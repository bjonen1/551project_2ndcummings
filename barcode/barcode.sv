==> flow/design.v <==
module barcode(clk, rst_n, BC, clr_ID_vld, ID_vld, ID);
	input clk, rst_n, BC, clr_ID_vld;
	output reg ID_vld;
	output reg [7:0] ID;
	reg [21:0] startCnt, sampCnt;
	reg [3:0] bitCnt;
	reg BC_filtered, BC1, BC2, BC3, BC4, count_samp;
	logic rst_count_start, count_start, rst_samp_cnt, samp_cnt_start, rst_bit_cnt, shift, set_ID_vld;
	typedef enum reg[1:0] {IDLE, STARTED, RCV} state_t;
	state_t state, nxt_state;
	always_ff @(posedge clk, negedge rst_n)
		if(!rst_n) begin
			BC4 <= 1'b0;
			BC3 <= 1'b0;
			BC2 <= 1'b0;
			BC1 <= 1'b0;
		end
		else begin
			BC1 <= BC;
			BC2 <= BC1;
			BC3 <= BC2;
			BC4 <= BC3;
		end
	always_ff @(posedge clk, negedge rst_n)
		if(!rst_n)
			BC_filtered <= 1'b0;
		else if(BC4 & BC3 & BC2)
			BC_filtered <= 1'b1;
		else if(~(BC4 | BC3 | BC2))
			BC_filtered <= 1'b0;
	always_ff @(posedge clk, negedge rst_n)
		if(!rst_n)
			startCnt <= 22'h0;
		else if(rst_count_start)
			startCnt <= 22'h0;
		else if(count_start)
			startCnt <= startCnt + 1;
	always_ff @(posedge clk, negedge rst_n)
		if(!rst_n)
			sampCnt <= 22'h0;
		else if (rst_samp_cnt)
			sampCnt <= 22'h0;
		else if(count_samp)
			sampCnt <= sampCnt + 1;
	always_ff @(posedge clk, negedge rst_n)
		if(!rst_n)
			count_samp <= 1'b0;
		else if(rst_samp_cnt)
			count_samp <= 1'b0;
		else if(samp_cnt_start)
			count_samp <= 1'b1;
	always_ff @(posedge clk, negedge rst_n)
		if(!rst_n)
			bitCnt <= 4'h0;
		else if(rst_bit_cnt)
			bitCnt <= 4'h0;
		else if(shift)
			bitCnt <= bitCnt + 1;
	always_ff @(posedge clk, negedge rst_n)
		if(!rst_n)
			ID <= 8'h00;
		else if(shift)
			ID <= {ID[6:0],BC};
	always_ff @(posedge clk, negedge rst_n)
		if(!rst_n)
			ID_vld <= 1'b0;
		else if(clr_ID_vld)
			ID_vld <= 1'b0;
		else if(set_ID_vld)
			ID_vld <= 1'b1;
	always_ff @(posedge clk, negedge rst_n)
		if(!rst_n)
			state <= IDLE;
		else
			state <= nxt_state;
	always_comb begin
		nxt_state = IDLE;
		set_ID_vld = 0;
		count_start = 0;
		shift = 0;
		rst_bit_cnt = 0;
		rst_samp_cnt = 0;
		rst_count_start = 0;
		samp_cnt_start = 0;
		case(state)
			IDLE:
				if(~BC_filtered) begin
					count_start = 1;
					nxt_state = STARTED;
				end
			STARTED:
				if(BC_filtered) begin
					count_start = 0;
					nxt_state = RCV;
				end
				else begin
					nxt_state = STARTED;
					count_start = 1;
				end
			default:
				if(bitCnt < 8) begin
					if(~BC4 && BC_filtered)
						samp_cnt_start = 1;
					shift = (sampCnt == startCnt);
					if(shift)
						rst_samp_cnt = 1;
					nxt_state = RCV;
				end
				else begin
					rst_bit_cnt = 1;
					rst_count_start = 1;
					rst_samp_cnt = 1;
					if(ID[7] == 1'b0) begin
						set_ID_vld = 1;
					end
				end
		endcase
	end
endmodule
Tool chain data of barcode
What the tools print for barcode, step after step.
Lines are those of the file above, counted from 1.
{ "setup": {"design": "barcode", "clk_port": "clk", "lib": "sky130hd", "lib_corner": "tt_025C_1v80"} }

After elaboration
Yosys after proc, flatten, opt, wreduce and memory -nomap, before mapping. Memory bits, and registers merged into a memory's read port (data or address), are not among the register bits. Print and check cells are not counted.
{ "bits": {"ff_bits": 65} }
{ "op_classes": {"logic": 5, "add_sub_neg": 3, "cmp": 1, "reduce_logical": 8, "mux": 31, "equal": 3} }
{ "op_table": {"columns": ["cell", "n"], "rows": [
  ["2-to-1 mux 22 bit", 4],
  ["adder 22 x 1 -> 22 bit with constant B", 2],
  ["equality test 22 bit", 1],
  ["2-to-1 mux 1 bit", 22],
  ["nonzero test 2 bit", 5],
  ["2-to-1 mux 4 bit", 2],
  ["adder 4 x 1 -> 4 bit with constant B", 1],
  ["< comparator 4 bit with constant B", 1],
  ["parallel mux 2 bit (select 2 bit)", 1],
  ["2-to-1 mux 2 bit", 2],
  ["bitwise AND 1 bit", 2],
  ["OR 1 bit", 2],
  ["equality test 2 x 1 -> 1 bit with constant B", 1],
  ["!= test 2 bit with constant B", 1],
  ["logical NOT 2 bit", 1],
  ["OR reduction 2 bit", 1],
  ["logical AND 1 bit", 1],
  ["inverter 1 bit", 1]
]} }

Longest topological paths
Yosys ltp: most cells in a row. Word level: on the elaborated netlist, between registers, memories and ports. Mapped: between sequential cells and ports; inverters and the memories' decode and read muxes count.
{ "logic_depth": {"word_depth": 7, "ABC_AREA": 0, "mapped_depth": 7, "depth_no_buf": 6} }

After synthesis
Yosys stat after the flow's synthesis: flattened, memories mapped to cells. It holds for the ABC_AREA given above (unset counts as 0); a run with the other value may have another netlist.
{ "by_type": {"columns": ["type", "n"], "rows": [
  ["sky130_fd_sc_hd__dfrtp_1", 65],
  ["sky130_fd_sc_hd__xnor2_1", 39],
  ["sky130_fd_sc_hd__nor2_1", 51],
  ["sky130_fd_sc_hd__xor2_1", 19],
  ["sky130_fd_sc_hd__mux2_4", 8],
  ["sky130_fd_sc_hd__nand4_1", 16],
  ["sky130_fd_sc_hd__nand2_1", 21],
  ["sky130_fd_sc_hd__nand3_1", 15],
  ["sky130_fd_sc_hd__and4_1", 5],
  ["sky130_fd_sc_hd__nor4_1", 7],
  ["sky130_fd_sc_hd__ha_1", 3],
  ["sky130_fd_sc_hd__buf_6", 3],
  ["sky130_fd_sc_hd__xnor2_2", 2],
  ["sky130_fd_sc_hd__nor3_1", 6],
  ["sky130_fd_sc_hd__clkbuf_1", 7],
  ["sky130_fd_sc_hd__dfstp_2", 1],
  ["sky130_fd_sc_hd__and3_1", 4],
  ["sky130_fd_sc_hd__buf_2", 5]
]} }
Other cell types: 28; their cells: 48.
{ "mapped": {"cell_count": 325, "flip_flops": 66, "buffers": 16, "seqArea_um2": 1652.8, "yosys_area_um2": 3399.5} }

Path before layout
OpenSTA on the mapped netlist: ideal clock, no wires. The path of least setup slack (recovery checks aside). Input and output delay are each 20% of the period. Register names are those of the netlist, which keeps one name where synthesis merged equal registers.
{ "synth_path": {"kind": "flip-flop to flip-flop", "from": "reg sampCnt[12]", "to": "reg ID[0]", "period_ns": 3.13, "t_first_pin_ns": 0.000, "slack_ns": 1.247, "arrival_time_ns": 1.758, "stages": 8, "required_ns": 3.005, "setup_time_ns": 0.125, "delay_ns": 1.883, "n_path_buf": 2, "period_less_setup_slack_ns": 1.883} }
"delay_ns" = arrival - input delay + setup time.
"stages": output pins that drive a net of the path, with the launching flip-flop's if there is one; two outputs of one cell count as two.
"period_less_setup_slack_ns" = period - worst setup slack (recovery checks aside). The figure is calculated, with input and output delays left at 20% of the set period.
Between the ends stands the longest chain of elaborated cells between them, by number of cells; it is not shown to be the way that was timed. Of several equally long chains one is given.
Each line given opens the expression or statement behind the cell; cells for indexed reads and writes are added by Yosys, which also makes memories of some case tables.
At most two assigning lines are given for a register; there are more.
{ "synth_via": {"path_cell_list": "sky130_fd_sc_hd__dfrtp_1 -> sky130_fd_sc_hd__buf_6 -> sky130_fd_sc_hd__xnor2_2 -> sky130_fd_sc_hd__nand4_1 -> sky130_fd_sc_hd__nor4_4 -> sky130_fd_sc_hd__and3_1 -> sky130_fd_sc_hd__buf_6 -> sky130_fd_sc_hd__mux2_4", "elab_chain_cells": 3, "cells_between": 3, "lines_between": 3, "cone_classes": "1 x eq/ne; 2 x mux"} }
{ "synth_lines": {"columns": ["element", "line_no", "rtl"], "rows": [
  ["start: declaration", 5, "reg [21:0] startCnt, sampCnt;"],
  ["start: assignment", 40, "sampCnt <= 22'h0;"],
  ["start: assignment", 44, "sampCnt <= sampCnt + 1;"],
  ["equality test 22 bit", 104, "shift = (sampCnt == startCnt);"],
  ["2-to-1 mux 1 bit", 101, "if(bitCnt < 8) begin"],
  ["2-to-1 mux 1 bit", 85, "case(state)"],
  ["end: assignment", 61, "ID <= 8'h00;"],
  ["end: assignment", 63, "ID <= {ID[6:0],BC};"],
  ["end: declaration", 4, "output reg [7:0] ID;"]
]} }

Timing after layout
Path of least setup slack in the final report of entry A (OpenROAD, finished layout, wires in). Where an end is a register, its clock arrival counts in the times.
{ "layout_path": {"kind": "flip-flop to flip-flop", "from": "reg startCnt[5]", "to": "reg ID[2]", "slack_ns": 0.46, "t_first_pin_ns": 0.34, "arrival_time_ns": 2.40, "period_ns": 2.63, "setup_time_ns": 0.11, "required_ns": 2.86, "n_path_buf": 0, "stages": 6} }
Between the ends stands the longest chain of elaborated cells between them, by number of cells; it is not shown to be the way that was timed. Of several equally long chains one is given.
At most two assigning lines are given for a register; there are more.
{ "layout_via": {"path_cell_list": "sky130_fd_sc_hd__dfrtp_1 -> sky130_fd_sc_hd__xnor2_1 -> sky130_fd_sc_hd__nand4_1 -> sky130_fd_sc_hd__nor4_4 -> sky130_fd_sc_hd__and3_1 -> sky130_fd_sc_hd__mux2_4", "elab_chain_cells": 3, "cells_between": 3, "lines_between": 3, "cone_classes": "1 x eq/ne; 2 x mux"} }
{ "layout_lines": {"columns": ["element", "line_no", "rtl"], "rows": [
  ["start: declaration", 5, "reg [21:0] startCnt, sampCnt;"],
  ["start: assignment", 33, "startCnt <= 22'h0;"],
  ["start: assignment", 37, "startCnt <= startCnt + 1;"],
  ["equality test 22 bit", 104, "shift = (sampCnt == startCnt);"],
  ["2-to-1 mux 1 bit", 101, "if(bitCnt < 8) begin"],
  ["2-to-1 mux 1 bit", 85, "case(state)"],
  ["end: assignment", 61, "ID <= 8'h00;"],
  ["end: assignment", 63, "ID <= {ID[6:0],BC};"],
  ["end: declaration", 4, "output reg [7:0] ID;"]
]} }

Lab notebook: barcode

2 stored runs of barcode in the flow (synthesis by Yosys, layout by OpenROAD, sky130hd cells), in arbitrary order. Constraints: input delay and output delay 20% of the set period each, output load 0.01 pF.
By "achieved clock period (ns)" is meant the clock period of the run minus its worst setup slack. This is arithmetic on one report: input and output delays are still those of the set period (20% each).
"worst setup path time (ns)" is the time allowed to the run's worst setup path (the clock period less input and output delay, where it has them) less its slack. Clock arrival times count: a late capture clock shortens it, a late launch clock lengthens it.
"finish__power__total" is the tool's figure for a default switching activity; nothing was simulated.

settings of entry A
{
  "period_ns": 2.63,
  "CORE_UTILIZATION": 64,
  "PLACE_DENSITY": 0.65,
  "CORE_MARGIN": 7,
  "CELL_PAD_IN_SITES_DETAIL_PLACEMENT": 0,
  "CTS_CLUSTER_DIAMETER": 353,
  "CAP_MARGIN": 10,
  "SLEW_MARGIN": 20
}
report of entry A
yosys chip area after synthesis (um^2): 3399.5
finish__design__die__area: 7548.1
finish__design__instance__area__stdcell: 3763.6
finish__design__instance__utilization: 0.7369
finish__timing__setup__ws: 0.459
finish__power__total: 1.979e-03
achieved clock period (ns): 2.171
worst setup path time (ns): 2.17
worst setup path kind: flip-flop to flip-flop

settings of entry B
{
  "period_ns": 3.45,
  "CORE_UTILIZATION": 19,
  "SETUP_SLACK_MARGIN": 0.25,
  "PLACE_DENSITY_LB_ADDON": 0.25,
  "ABC_AREA": 1,
  "GPL_TIMING_DRIVEN": 1,
  "CTS_CLUSTER_SIZE": 18,
  "CTS_CLUSTER_DIAMETER": 87,
  "CAP_MARGIN": 15,
  "MAX_ROUTING_LAYER": "met4",
  "CORE_MARGIN": 2,
  "SLEW_MARGIN": 20
}
report of entry B
yosys chip area after synthesis (um^2): 3666.0
finish__design__die__area: 20421.8
finish__design__instance__area__stdcell: 4451.8
finish__design__instance__utilization: 0.2364
finish__timing__setup__ws: 1.293
finish__power__total: 1.969e-03
achieved clock period (ns): 2.157
worst setup path time (ns): 2.16
worst setup path kind: flip-flop to flip-flop
